==> flow/design.v <==
module uart_top(
    input sys_clk,
    input sys_rst_n,
    input send_en,  
    input [16-1:0] data_16,
    output  uart_tx_busy,
    output  uart_txd
);
reg uart_en;
reg [7:0] data_in;
uart_send u_uart_send(
    .sys_clk(sys_clk),                   
    .sys_rst_n(sys_rst_n),                 
    .uart_en(uart_en),                   
    .uart_din(data_in),                  
    .uart_tx_busy(uart_tx_busy),         
    .uart_txd(uart_txd)                  
    );
reg [2:0] state;
always @(posedge sys_clk or negedge sys_rst_n) begin         
    if (!sys_rst_n)  begin
        state <= 0;
        uart_en <= 0;
        data_in <= 0;
    end
    else if( state == 0) begin
        if( send_en == 1) begin
            uart_en <= 1;
            data_in <= data_16[7:0];
            state <= 1;
        end
        else begin
            state <= 0;
            uart_en <= 0;
            data_in <= data_in;
        end
    end
    else if( state == 1) begin
            if( uart_tx_busy == 0) begin
                uart_en <= 1;
                data_in <= data_16[15:8];
                state <= 0;
            end
            else begin
                uart_en <= 0;
                data_in <= data_in;
                state <= 1;
            end
        end
end
endmodule
module uart_send(
    input	      sys_clk,                   
    input         sys_rst_n,                 
    input         uart_en,                   
    input  [7:0]  uart_din,                  
    output        uart_tx_busy,              
    output  reg   uart_txd                   
    );
parameter  CLK_FREQ = 50000000;             
parameter  UART_BPS = 115200;                 
localparam  BPS_CNT  = CLK_FREQ/UART_BPS;    
reg        uart_en_d0; 
reg        uart_en_d1;  
reg [15:0] clk_cnt;                          
reg [ 3:0] tx_cnt;                           
reg        tx_flag;                          
reg [ 7:0] tx_data;                          
wire       en_flag;
assign uart_tx_busy =  en_flag|tx_flag|uart_en;
assign en_flag = (~uart_en_d1) & uart_en_d0;
always @(posedge sys_clk or negedge sys_rst_n) begin         
    if (!sys_rst_n) begin
        uart_en_d0 <= 1'b0;                                  
        uart_en_d1 <= 1'b0;
    end                                                      
    else begin                                               
        uart_en_d0 <= uart_en;                               
        uart_en_d1 <= uart_en_d0;                            
    end
end
always @(posedge sys_clk or negedge sys_rst_n) begin         
    if (!sys_rst_n) begin                                  
        tx_flag <= 1'b0;
        tx_data <= 8'd0;
    end 
    else if (en_flag) begin                  
            tx_flag <= 1'b1;                 
            tx_data <= uart_din;             
        end
        else if ((tx_cnt == 4'd9) && (clk_cnt == BPS_CNT -(BPS_CNT/16))) begin                                       
            tx_flag <= 1'b0;                 
            tx_data <= 8'd0;
        end
        else begin
            tx_flag <= tx_flag;
            tx_data <= tx_data;
        end 
end
always @(posedge sys_clk or negedge sys_rst_n) begin         
    if (!sys_rst_n)                             
        clk_cnt <= 16'd0;                                  
    else if (tx_flag) begin                  
        if (clk_cnt < BPS_CNT - 1)
            clk_cnt <= clk_cnt + 1'b1;
        else
            clk_cnt <= 16'd0;                
    end
    else                             
        clk_cnt <= 16'd0; 				     
end
always @(posedge sys_clk or negedge sys_rst_n) begin         
    if (!sys_rst_n)                             
        tx_cnt <= 4'd0;
    else if (tx_flag) begin                  
        if (clk_cnt == BPS_CNT - 1)			 
            tx_cnt <= tx_cnt + 1'b1;		 
        else
            tx_cnt <= tx_cnt;       
    end
    else                              
        tx_cnt  <= 4'd0;				     
end
always @(posedge sys_clk or negedge sys_rst_n) begin        
    if (!sys_rst_n)  
        uart_txd <= 1'b1;        
    else if (tx_flag)
        case(tx_cnt)
            4'd0: uart_txd <= 1'b0;          
            4'd1: uart_txd <= tx_data[0];    
            4'd2: uart_txd <= tx_data[1];
            4'd3: uart_txd <= tx_data[2];
            4'd4: uart_txd <= tx_data[3];
            4'd5: uart_txd <= tx_data[4];
            4'd6: uart_txd <= tx_data[5];
            4'd7: uart_txd <= tx_data[6];
            4'd8: uart_txd <= tx_data[7];    
            4'd9: uart_txd <= 1'b1;          
            default: ;
        endcase
    else 
        uart_txd <= 1'b1;                    
end
endmodule	          
# From RTL to reports: uart_top
# What the tools print for uart_top, step after step.
# Line numbers count from 1 in the design file above.
# Cell names lack the library's common part.
inputs:
  top: "uart_top"
  clk_port: "sys_clk"
  library: "sky130hd"
  pvt_corner: "tt_025C_1v80"

# Elaborated design
# Yosys after proc, flatten, opt, wreduce and memory -nomap, before mapping. Memory bits, and registers merged into a memory's read port (data or address), are not among the register bits. Print and check cells are not counted.
op_classes:
  addsub: 2
  multipliers: 0
  n_div: 0
  cmp: 1
  n_eq: 16
  n_shift: 0
  n_mux: 22
  bitwise: 4
  reduce_logical: 6
op_table:
  columns: ["op", "n"]
  rows:
  - ["two-way mux 8 bit", 6]
  - ["== test 16 x 9 -> 1 bit (second input constant)", 2]
  - ["two-way mux 16 bit", 2]
  - ["adder 16 x 1 -> 16 bit (second input constant)", 1]
  - ["less-than comparator 16 x 9 -> 1 bit (second input constant)", 1]
  - ["== test 4 x 3 -> 1 bit (second input constant)", 4]
  - ["!= test 11 bit (second input constant)", 1]
  - ["case mux 1 bit (select 10 bit)", 1]
  - ["two-way mux 1 bit", 9]
  - ["== test 4 x 2 -> 1 bit (second input constant)", 2]
  - ["== test 4 bit (second input constant)", 2]
  - ["two-way mux 4 bit", 2]
  - ["!= test 2 bit (second input constant)", 3]
  - ["two-way mux 3 bit", 2]
  - ["nonzero test 2 bit", 2]
  - ["adder 4 x 1 -> 4 bit (second input constant)", 1]
  - ["== test 4 x 1 -> 1 bit (second input constant)", 1]
  - ["logical NOT 4 bit", 1]
  - ["== test 3 x 1 -> 1 bit (second input constant)", 1]
  - ["logical NOT 3 bit", 1]
  - ["AND reduction 3 bit", 1]
  - ["OR 1 bit", 2]
  - ["AND 1 bit", 1]
  - ["logical AND 1 bit", 1]
  - ["inverter 1 bit", 1]
bits:
  ff_bits: 44
  latchBits: 0
  mem_bits_rw: 0
  mem_bits_ro: 0
  clocked_rd_ports_x_width: 0
  memories: 0
  in_bits: 19
  output_inout_bits: 2
  word_cells: 61

# Depth
# Depth = most cells in a row (Yosys ltp): at word level without a register or memory, in the mapped netlist without a sequential cell, where the memories' decode and read muxes count.
depth:
  word_depth: 7
  ABC_AREA: 0
  depth_mapped: 6
  mapped_depth_nobuf: 6

# After synthesis
# Source: synth_stat.txt of the flow (Yosys; design flattened, memories mapped). It holds for the ABC_AREA given above (unset counts as 0); a run with the other value may have another netlist.
mapped:
  cells: 167
  synth_area_um2: 2016.9
  sequential_area_um2: 1078.5
  ffs: 43
  n_buf: 4
by_type:
  columns: ["cell", "n", "type_area_um2"]
  rows:
  - ["dfrtp_1", 41, 1.03E+03]
  - ["mux2_4", 8, 120.115]
  - ["mux2_2", 9, 101.347]
  - ["ha_1", 7, 87.584]
  - ["a22o_1", 8, 70.067]
  - ["xnor2_1", 7, 61.309]
  - ["nor2_1", 15, 56.304]
  - ["dfstp_2", 2, 52.55]
  - ["inv_1", 11, 41.29]
  - ["a21oi_1", 6, 30.029]
  - ["nand2_1", 8, 30.029]
  - ["nand3_1", 5, 25.024]
  - ["o21ai_0", 5, 25.024]
  - ["nand4b_4", 1, 23.773]
  - ["nand3b_1", 2, 15.014]
  - ["o21a_1", 2, 15.014]
  - ["nor2b_4", 1, 13.763]
  - ["a31oi_1", 2, 12.512]
# Not listed: further types 24, cells in them 27.
# The figures by module come from a second, unflattened synthesis with its own total; it is not the netlist above.
unflattened:
  cells_unflattened: 184
  hier_area_um2: 2108.3
# Each row is one instance without its submodules.
modules:
  columns: ["mod", "n_inst", "cells", "mod_area_um2", "seq_area_um2"]
  rows:
  - ["uart_send", 1, 125, 1451.4, 802.0]
  - ["uart_top", 1, 59, 656.9, 276.5]

# Timing after synthesis
# Path of least setup slack by OpenSTA after synthesis, without wires, with an ideal clock, recovery checks aside; 20% of the period is set as input and as output delay. Where synthesis merged equal registers, the netlist keeps one of their names.
synth_timing:
  path_kind: "flip-flop to flip-flop"
  startpoint: "reg u_uart_send.tx_flag"
  endpoint: "reg data_in[0]"
  clock_period_ns: 2.74
  setup_ns: 0.125
  launch_ns: 0.000
  t_arrival_ns: 1.558
  required_time_ns: 2.615
  path_slack_ns: 1.057
  path_delay_ns: 1.683
  stages: 5
  path_buffers: 1
  period_less_setup_slack_ns: 1.683
# "path_delay_ns" is the arrival time less input delay plus setup time.
# "stages" counts driving pins, that of a launching flip-flop among them; a cell with two outputs on the path counts twice.
# "period_less_setup_slack_ns" = period - worst setup slack (recovery checks aside). The figure is calculated, with input and output delays left at 20% of the set period.
# Between the ends stands the longest chain of elaborated cells between them, by number of cells; it is not shown to be the way that was timed. Of several equally long chains one is given.
# A line is the first line of the expression or statement that the cell stems from. Yosys adds cells for indexed reads and writes and turns some case tables into memories.
# At most two assigning lines are given for a register; there are more.
synth_via:
  cell_sequence: "dfrtp_1 or4_4 o21a_1 buf_6 mux2_4"
  elab_chain_cells: 5
  cone_cells: 7
  cone_lines: 4
  classes_between: "1 x eq/ne; 3 x mux; 2 x logic; 1 x reduce/logical"
synth_lines:
  columns: ["item", "line_no", "rtl"]
  rows:
  - ["from (decl)", 67, "reg        tx_flag;"]
  - ["from (assign)", 84, "tx_flag <= 1'b0;"]
  - ["from (assign)", 96, "tx_flag <= tx_flag;"]
  - ["OR 1 bit (2 in a row)", 70, "assign uart_tx_busy =  en_flag|tx_flag|uart_en;"]
  - ["two-way mux 8 bit", 39, "if( uart_tx_busy == 0) begin"]
  - ["two-way mux 8 bit", 38, "else if( state == 1) begin"]
  - ["two-way mux 8 bit", 26, "else if( state == 0) begin"]
  - ["to (assign)", 29, "data_in <= data_16[7:0];"]
  - ["to (assign)", 35, "data_in <= data_in;"]
  - ["to (decl)", 10, "reg [7:0] data_in;"]

# Timing after layout
# Path of least setup slack in the final report of run A (OpenROAD, finished layout, wires in). Where an end is a register, its clock arrival counts in the times.
layout_timing:
  path_kind: "flip-flop to output port"
  startpoint: "reg u_uart_send.uart_en_d0"
  endpoint: "out uart_tx_busy"
  clock_period_ns: 2.14
  out_delay_ns: 0.43
  launch_ns: 0.30
  t_arrival_ns: 1.64
  required_time_ns: 1.71
  path_slack_ns: 0.07
  stages: 4
  path_buffers: 1
# Between the ends stands the longest chain of elaborated cells between them, by number of cells; it is not shown to be the way that was timed. Of several equally long chains one is given.
layout_via:
  cell_sequence: "dfrtp_1 nor2b_4 or3_2 dlygate4sd2_1"
  elab_chain_cells: 3
  cone_cells: 3
  cone_lines: 2
  classes_between: "3 x logic"
layout_lines:
  columns: ["item", "line_no", "rtl"]
  rows:
  - ["from (decl)", 63, "reg        uart_en_d0;"]
  - ["from (assign)", 74, "uart_en_d0 <= 1'b0;"]
  - ["from (assign)", 78, "uart_en_d0 <= uart_en;"]
  - ["AND 1 bit", 71, "assign en_flag = (~uart_en_d1) & uart_en_d0;"]
  - ["OR 1 bit (2 in a row)", 70, "assign uart_tx_busy =  en_flag|tx_flag|uart_en;"]
  - ["to (decl)", 6, "output  uart_tx_busy,"]

Subject: flow runs of uart_top

Hi,

Stored flow runs of uart_top (2 of them; Yosys, OpenROAD, sky130hd). They differ in their settings and are not a sequence. Constraints: input delay and output delay 20% of the set period each, output load 0.01 pF.
"achievedPeriod_ns": clock period set for the run, less the worst setup slack. It is reckoned from that one timing run; input and output delays stay at 20% of the period that was set.
"worst_setup_path_time_ns" is the time allowed to the run's worst setup path (the clock period less input and output delay, where it has them) less its slack. Clock arrival times count: a late capture clock shortens it, a late launch clock lengthens it.
By "power.total_uw" is meant OpenSTA's value without simulated activity: inputs other than the clock are taken to toggle once in ten clock periods, and the tool carries that through the logic.

--- run A ---
==> flow/run.sh <==
#!/bin/bash
# the make line also repeats the synthesis and layout settings of config.mk as NAME=value (left out here)
make -C /OpenROAD-flow-scripts/flow DESIGN_CONFIG=/design/flow/config.mk WORK_HOME=/design/flow/orfs CLKGATE_MAP_FILE= finish
==> flow/config.mk <==
export PLATFORM = sky130hd
export DESIGN_NAME = uart_top
export DESIGN_NICKNAME = uart_top
export VERILOG_FILES = /design/flow/design.v
export SDC_FILE = /design/flow/constraint.sdc
export NUM_CORES = 4
export LEC_CHECK = 0
export CAP_MARGIN = 20
export CELL_PAD_IN_SITES_DETAIL_PLACEMENT = 2
export CORE_ASPECT_RATIO = 1.55
export CORE_MARGIN = 2
export CORE_UTILIZATION = 37
export CTS_CLUSTER_SIZE = 69
export GPL_ROUTABILITY_DRIVEN = 0
export PLACE_DENSITY_LB_ADDON = 0.11
export SLEW_MARGIN = 5
==> flow/constraint.sdc <==
create_clock -name core_clock -period 2.14 [get_ports {sys_clk}]
set_input_delay 0.4280 -clock core_clock [delete_from_list [all_inputs] [get_ports {sys_clk}]]
set_output_delay 0.4280 -clock core_clock [all_outputs]
set_load 0.01 [all_outputs]

==> results, as YAML <==
results:
  worst_setup_path_time_ns: 1.64
  path_kind: "flip-flop to output port"
  setupTns_ns: 0.000
  util_frac: 0.457
  yosys.chip_area_um2: 2016.9
  power.total_uw: 2224
  achievedPeriod_ns: 2.071
  total_die_area_um2: 6072.2
  setup_worst_slack_ns: 0.069
  post_route_stdcell_area_um2: 2413.6

--- run B ---
==> flow/run.sh <==
#!/bin/bash
# the make line also repeats the synthesis and layout settings of config.mk as NAME=value (left out here)
make -C /OpenROAD-flow-scripts/flow DESIGN_CONFIG=/design/flow/config.mk WORK_HOME=/design/flow/orfs CLKGATE_MAP_FILE= finish
==> flow/config.mk <==
export PLATFORM = sky130hd
export DESIGN_NAME = uart_top
export DESIGN_NICKNAME = uart_top
export VERILOG_FILES = /design/flow/design.v
export SDC_FILE = /design/flow/constraint.sdc
export NUM_CORES = 4
export LEC_CHECK = 0
export CAP_MARGIN = 10
export CORE_ASPECT_RATIO = 0.5
export CORE_MARGIN = 2
export CORE_UTILIZATION = 70
export CTS_CLUSTER_SIZE = 73
export HOLD_SLACK_MARGIN = 0.29
export MIN_ROUTING_LAYER = met1
export PLACE_DENSITY = 0.94
export SLEW_MARGIN = 20
==> flow/constraint.sdc <==
create_clock -name core_clock -period 2.62 [get_ports {sys_clk}]
set_input_delay 0.5240 -clock core_clock [delete_from_list [all_inputs] [get_ports {sys_clk}]]
set_output_delay 0.5240 -clock core_clock [all_outputs]
set_load 0.01 [all_outputs]

==> results, as YAML <==
results:
  power.total_uw: 1781
  setupTns_ns: 0.000
  util_frac: 0.875
  total_die_area_um2: 3352.6
  yosys.chip_area_um2: 2016.9
  worst_setup_path_time_ns: 2.31
  path_kind: "flip-flop to flip-flop"
  achievedPeriod_ns: 2.313
  setup_worst_slack_ns: 0.307
  post_route_stdcell_area_um2: 2334.7

Regards
